==> flow/design.v <==
`timescale 1ns / 1ps
module MAX_2x2(
input clk,
input rst,
input max_en,
input [15 : 0] A,
input [15 : 0] B,
input [15 : 0] C,
input [15 : 0] D,
output reg [15 : 0] max_out
    );
reg [15 : 0] max_1;
reg [15 : 0] max_2;
reg max_en_d;  
always @ (posedge clk)
begin
    max_en_d <= max_en;
end    
always @ (posedge clk)
begin
   if (max_en) 
   begin
      if (((A[15] == 1) && (B[15] == 0)) || ((A[15 == B[15]]) && (A[0 +: 15] < B[0 +: 15])))
           max_1 <= B;
      else max_1 <= A;
   end
end
always @ (posedge clk)
begin
   if (max_en) 
   begin
      if (((C[15] == 1) && (D[15] == 0)) || ((C[15 == D[15]]) && (C[0 +: 15] < D[0 +: 15])))
           max_2 <= D;
      else max_2 <= B;
   end
end
always @ (posedge clk)
begin
    if (rst)
        max_out <= 0;
    else 
    begin
        if (max_en_d) 
        begin
            if (((max_1[15] == 1) && (max_2[15] == 0)) || ((max_1[15 == max_2[15]]) && (max_1[0 +: 15] < max_2[0 +: 15])))
                max_out <= max_2;
            else max_out <= max_1;                
        end
    end
end
endmodule
`timescale 1ns / 1ps
module MAX_TOP_15(
input clk,
input rst,
input [15 * 4 * 16 - 1 : 0] fm_in,
input [15 - 1 : 0] max_en,
input [3 : 0] CS,
output [15 *16 - 1 : 0] pool_result
    );
reg [15 * 2 * 16 - 1 : 0]fm_in_1;
reg [15 * 2 * 16 - 1 : 0]fm_in_2;
integer j;
always @ (posedge clk)
begin
    case (CS) 
    2: begin
        fm_in_1 <= {32'h0,fm_in [0 +: 28 * 16]}; 
        fm_in_2 <= {32'h0,fm_in [28 * 16 +: 28 * 16]};  
    end
    4: begin
        fm_in_1 <= {fm_in[800+:160],fm_in[480+:160],fm_in[160+:160]};
        fm_in_2 <= {fm_in[640+:160],fm_in[320+:160],fm_in[0+:160]};
    end
    default: begin
        fm_in_1 <= 0;
        fm_in_2 <= 0;
    end
    endcase
end
genvar i;
generate for (i = 0;i < 15;i = i + 1) 
    begin: max_2x2_module
        MAX_2x2 u_max_2x2 (
        .clk    (clk),
        .rst    (rst),
        .max_en (max_en[i]),
        .A      (fm_in_1[i*32 +: 16]),
        .B      (fm_in_1[i*32+16 +: 16]),
        .C      (fm_in_2[i*32 +: 16]),
        .D      (fm_in_2[i*32+16 +: 16]),
        .max_out(pool_result[i*16 +: 16])
        );
    end
endgenerate
endmodule
Reports on MAX_TOP_15
Tool output for the design above, in the order of the flow.
Lines are those of the file above, counted from 1.
Cell names lack the library's common part.
{ "inputs": {"design": "MAX_TOP_15", "clk_port": "clk", "cell_library": "sky130hd", "corner": "tt_025C_1v80"} }

After elaboration
Yosys after proc, flatten, opt, wreduce and memory -nomap, before mapping. Enables and synchronous resets that opt folds into registers are not counted as muxes. Memory bits, and registers merged into a memory's read port (data or address), are not among the register bits. Print and check cells are not counted. Equal cells are merged and count once.
{ "op_classes": {"n_logic": 45, "n_eq": 2, "cmp": 45, "reduce_logical": 135, "muxes": 47} }
{ "op_table": {"columns": ["op", "count"], "rows": [
  ["case mux 480 bit (select 2 bit)", 2],
  ["2-to-1 mux 16 bit", 45],
  ["less-than comparator 15 bit", 45],
  ["logical AND 1 bit", 90],
  ["logical OR 1 bit", 45],
  ["inverter 1 bit", 45],
  ["== test 4 x 2 -> 1 bit (second input constant)", 1],
  ["== test 4 x 3 -> 1 bit (second input constant)", 1]
]} }
{ "bits": {"wordCells": 336, "out_inout_bits": 240, "regBits": 1695, "inputBits": 981} }

Logic depth
Yosys ltp: most cells in a row. Word level: on the elaborated netlist, between registers, memories and ports. Mapped: between sequential cells and ports; inverters and the memories' decode and read muxes count.
{ "depth": {"depth_word": 4, "abc_area": 0, "ltp_mapped": 10, "ltp_nobuf": 8} }

After synthesis
Source: synth_stat.txt of the flow (Yosys; design flattened, memories mapped). It holds for the ABC_AREA given above (unset counts as 0); a run with the other value may have another netlist.
{ "by_type": {"columns": ["cell_type", "count"], "rows": [
  ["dfxtp_1", 1215],
  ["edfxtp_1", 480],
  ["a22o_1", 905],
  ["ha_1", 630],
  ["inv_1", 683],
  ["mux2_2", 221],
  ["nand3_1", 435],
  ["a311oi_1", 191],
  ["o21ai_0", 294],
  ["clkbuf_1", 341],
  ["a21o_1", 168],
  ["nor2_1", 300],
  ["a21oi_1", 222],
  ["o211ai_1", 147],
  ["a22oi_1", 135],
  ["mux2i_1", 99],
  ["nand4_1", 147],
  ["nand2b_1", 77]
]} }
Other cell types: 38; their cells: 777.
{ "synth_totals": {"cells": 7467, "flip_flops": 1695, "seq_area_um2": 38737.2, "mapped_area_um2": 79288.5} }
By module: a second synthesis without flattening, with its own total; a netlist apart from the flattened one above.
{ "hier_totals": {"hier_cells": 9018, "area_unflattened_um2": 90077.6} }
Each row is one instance without its submodules.
{ "modules": {"columns": ["module", "area_um2", "instances", "n_cells"], "rows": [
  ["MAX_2x2", 3280.6, 15, 320],
  ["MAX_TOP_15", 40867.9, 1, 4218]
]} }

Timing after synthesis
OpenSTA on the mapped netlist: ideal clock, no wires. The path of least setup slack (recovery checks aside). Input and output delay are each 20% of the period. Register names are those of the netlist, which keeps one name where synthesis merged equal registers.
{ "synth_timing": {"path_type": "register -> register", "from": "register fm_in_1[281]", "to": "register max_2x2_module[8].u_max_2x2.max_1[10]", "delay_ns": 2.401, "stages": 9, "launch_ns": 0.000, "period_ns": 3.08, "slack_ns": 0.679, "arrival_ns": 2.141, "required_ns": 2.820, "synth_period_reached_ns": 2.401} }
"delay_ns" is the arrival time less input delay plus setup time.
"stages" counts driving pins, that of a launching flip-flop among them; a cell with two outputs on the path counts twice.
"synth_period_reached_ns" is the clock period less the worst setup slack; recovery checks do not enter. This is arithmetic on one report: input and output delays are still those of the set period (20% each).
The rows between start and end are the longest chain of elaborated cells between them; the timing report does not say that the signal goes this way. Where chains are equally long, one stands for them.
A line is the first line of the expression or statement that the cell stems from. Yosys adds cells for indexed reads and writes and turns some case tables into memories.
At most two assigning lines are given for a register; there are more.
{ "synth_between": {"path_cell_list": "dfxtp_1 inv_1 ha_1 nand3_1 or4_1 a311oi_1 nor2_1 buf_6 mux2_4", "elab_chain_len": 4, "cone_cells": 4, "lines_between": 1, "cone_classes": "compare: 1; mux: 1; reduce/logical: 2"} }
{ "synth_lines": {"columns": ["element", "line", "text"], "rows": [
  ["start: declaration", 61, "reg [15 * 2 * 16 - 1 : 0]fm_in_1;"],
  ["start: assignment", 68, "fm_in_1 <= {32'h0,fm_in [0 +: 28 * 16]};"],
  ["start: assignment", 72, "fm_in_1 <= {fm_in[800+:160],fm_in[480+:160],fm_in[160+:160]};"],
  ["less-than comparator 15 bit", 23, "if (((A[15] == 1) && (B[15] == 0)) || ((A[15 == B[15]]) && (A[0 +: 15] < B[0 +: 15])))"],
  ["logical AND 1 bit", 23, null],
  ["logical OR 1 bit", 23, null],
  ["2-to-1 mux 16 bit", 23, null],
  ["end: assignment", 24, "max_1 <= B;"],
  ["end: assignment", 25, "else max_1 <= A;"],
  ["end: declaration", 12, "reg [15 : 0] max_1;"]
]} }

Worst path after layout
Path of least setup slack in the final report of run B (OpenROAD, finished layout, wires in). Where an end is a register, its clock arrival counts in the times.
{ "layout_timing": {"path_type": "register -> register", "from": "register fm_in_1[124]", "to": "register max_2x2_module[3].u_max_2x2.max_1[9]", "arrival_ns": 3.44, "slack_ns": 0.13, "launch_ns": 0.83, "stages": 10, "required_ns": 3.58, "period_ns": 3.01} }
The rows between start and end are the longest chain of elaborated cells between them; the timing report does not say that the signal goes this way. Where chains are equally long, one stands for them.
At most two assigning lines are given for a register; there are more.
{ "layout_between": {"path_cell_list": "dfxtp_1 inv_1 ha_1 a21o_1 a21oi_1 o21ai_0 o22ai_1 a21oi_1 buf_4 mux2_2", "elab_chain_len": 4, "cone_cells": 4, "lines_between": 1, "cone_classes": "compare: 1; mux: 1; reduce/logical: 2"} }
{ "layout_lines": {"columns": ["element", "line", "text"], "rows": [
  ["start: declaration", 61, "reg [15 * 2 * 16 - 1 : 0]fm_in_1;"],
  ["start: assignment", 68, "fm_in_1 <= {32'h0,fm_in [0 +: 28 * 16]};"],
  ["start: assignment", 72, "fm_in_1 <= {fm_in[800+:160],fm_in[480+:160],fm_in[160+:160]};"],
  ["less-than comparator 15 bit", 23, "if (((A[15] == 1) && (B[15] == 0)) || ((A[15 == B[15]]) && (A[0 +: 15] < B[0 +: 15])))"],
  ["logical AND 1 bit", 23, null],
  ["logical OR 1 bit", 23, null],
  ["2-to-1 mux 16 bit", 23, null],
  ["end: assignment", 24, "max_1 <= B;"],
  ["end: assignment", 25, "else max_1 <= A;"],
  ["end: declaration", 12, "reg [15 : 0] max_1;"]
]} }

Add stored flow runs of MAX_TOP_15

Flow measurements of MAX_TOP_15 on sky130hd: 2 stored runs with different settings, listed in no order. Input and output delays are each 20% of the period that was set; the output load is 0.01 pF.
"worst setup path time (ns)" means the part of the period allowed to the worst setup path (the constraints hold back 20% at inputs and 20% at outputs) less its slack; where the path has registers, the arrival times of their clocks count too.

settings of run A
{
  "period_ns": 2.17,
  "CORE_UTILIZATION": 65,
  "SETUP_SLACK_MARGIN": -0.01,
  "CORE_ASPECT_RATIO": 0.87,
  "GPL_TIMING_DRIVEN": 1,
  "CAP_MARGIN": 20,
  "SLEW_MARGIN": 25,
  "CORE_MARGIN": 2
}
report of run A: did not finish, route, GRT-0232

settings of run B
{
  "period_ns": 3.01,
  "CAP_MARGIN": 20,
  "CORE_MARGIN": 2,
  "CORE_UTILIZATION": 40,
  "SLEW_MARGIN": 20
}
report of run B
yosys chip area after synthesis (um^2): 79288.5
finish__design__die__area: 201799.0
finish__design__instance__area__stdcell: 101925.0
finish__design__instance__utilization: 0.5168
finish__timing__setup__ws: 0.134
finish__timing__setup__tns: 0.000
finish__timing__hold__ws: 0.209
worst setup path time (ns): 2.88
worst setup path kind: register -> register
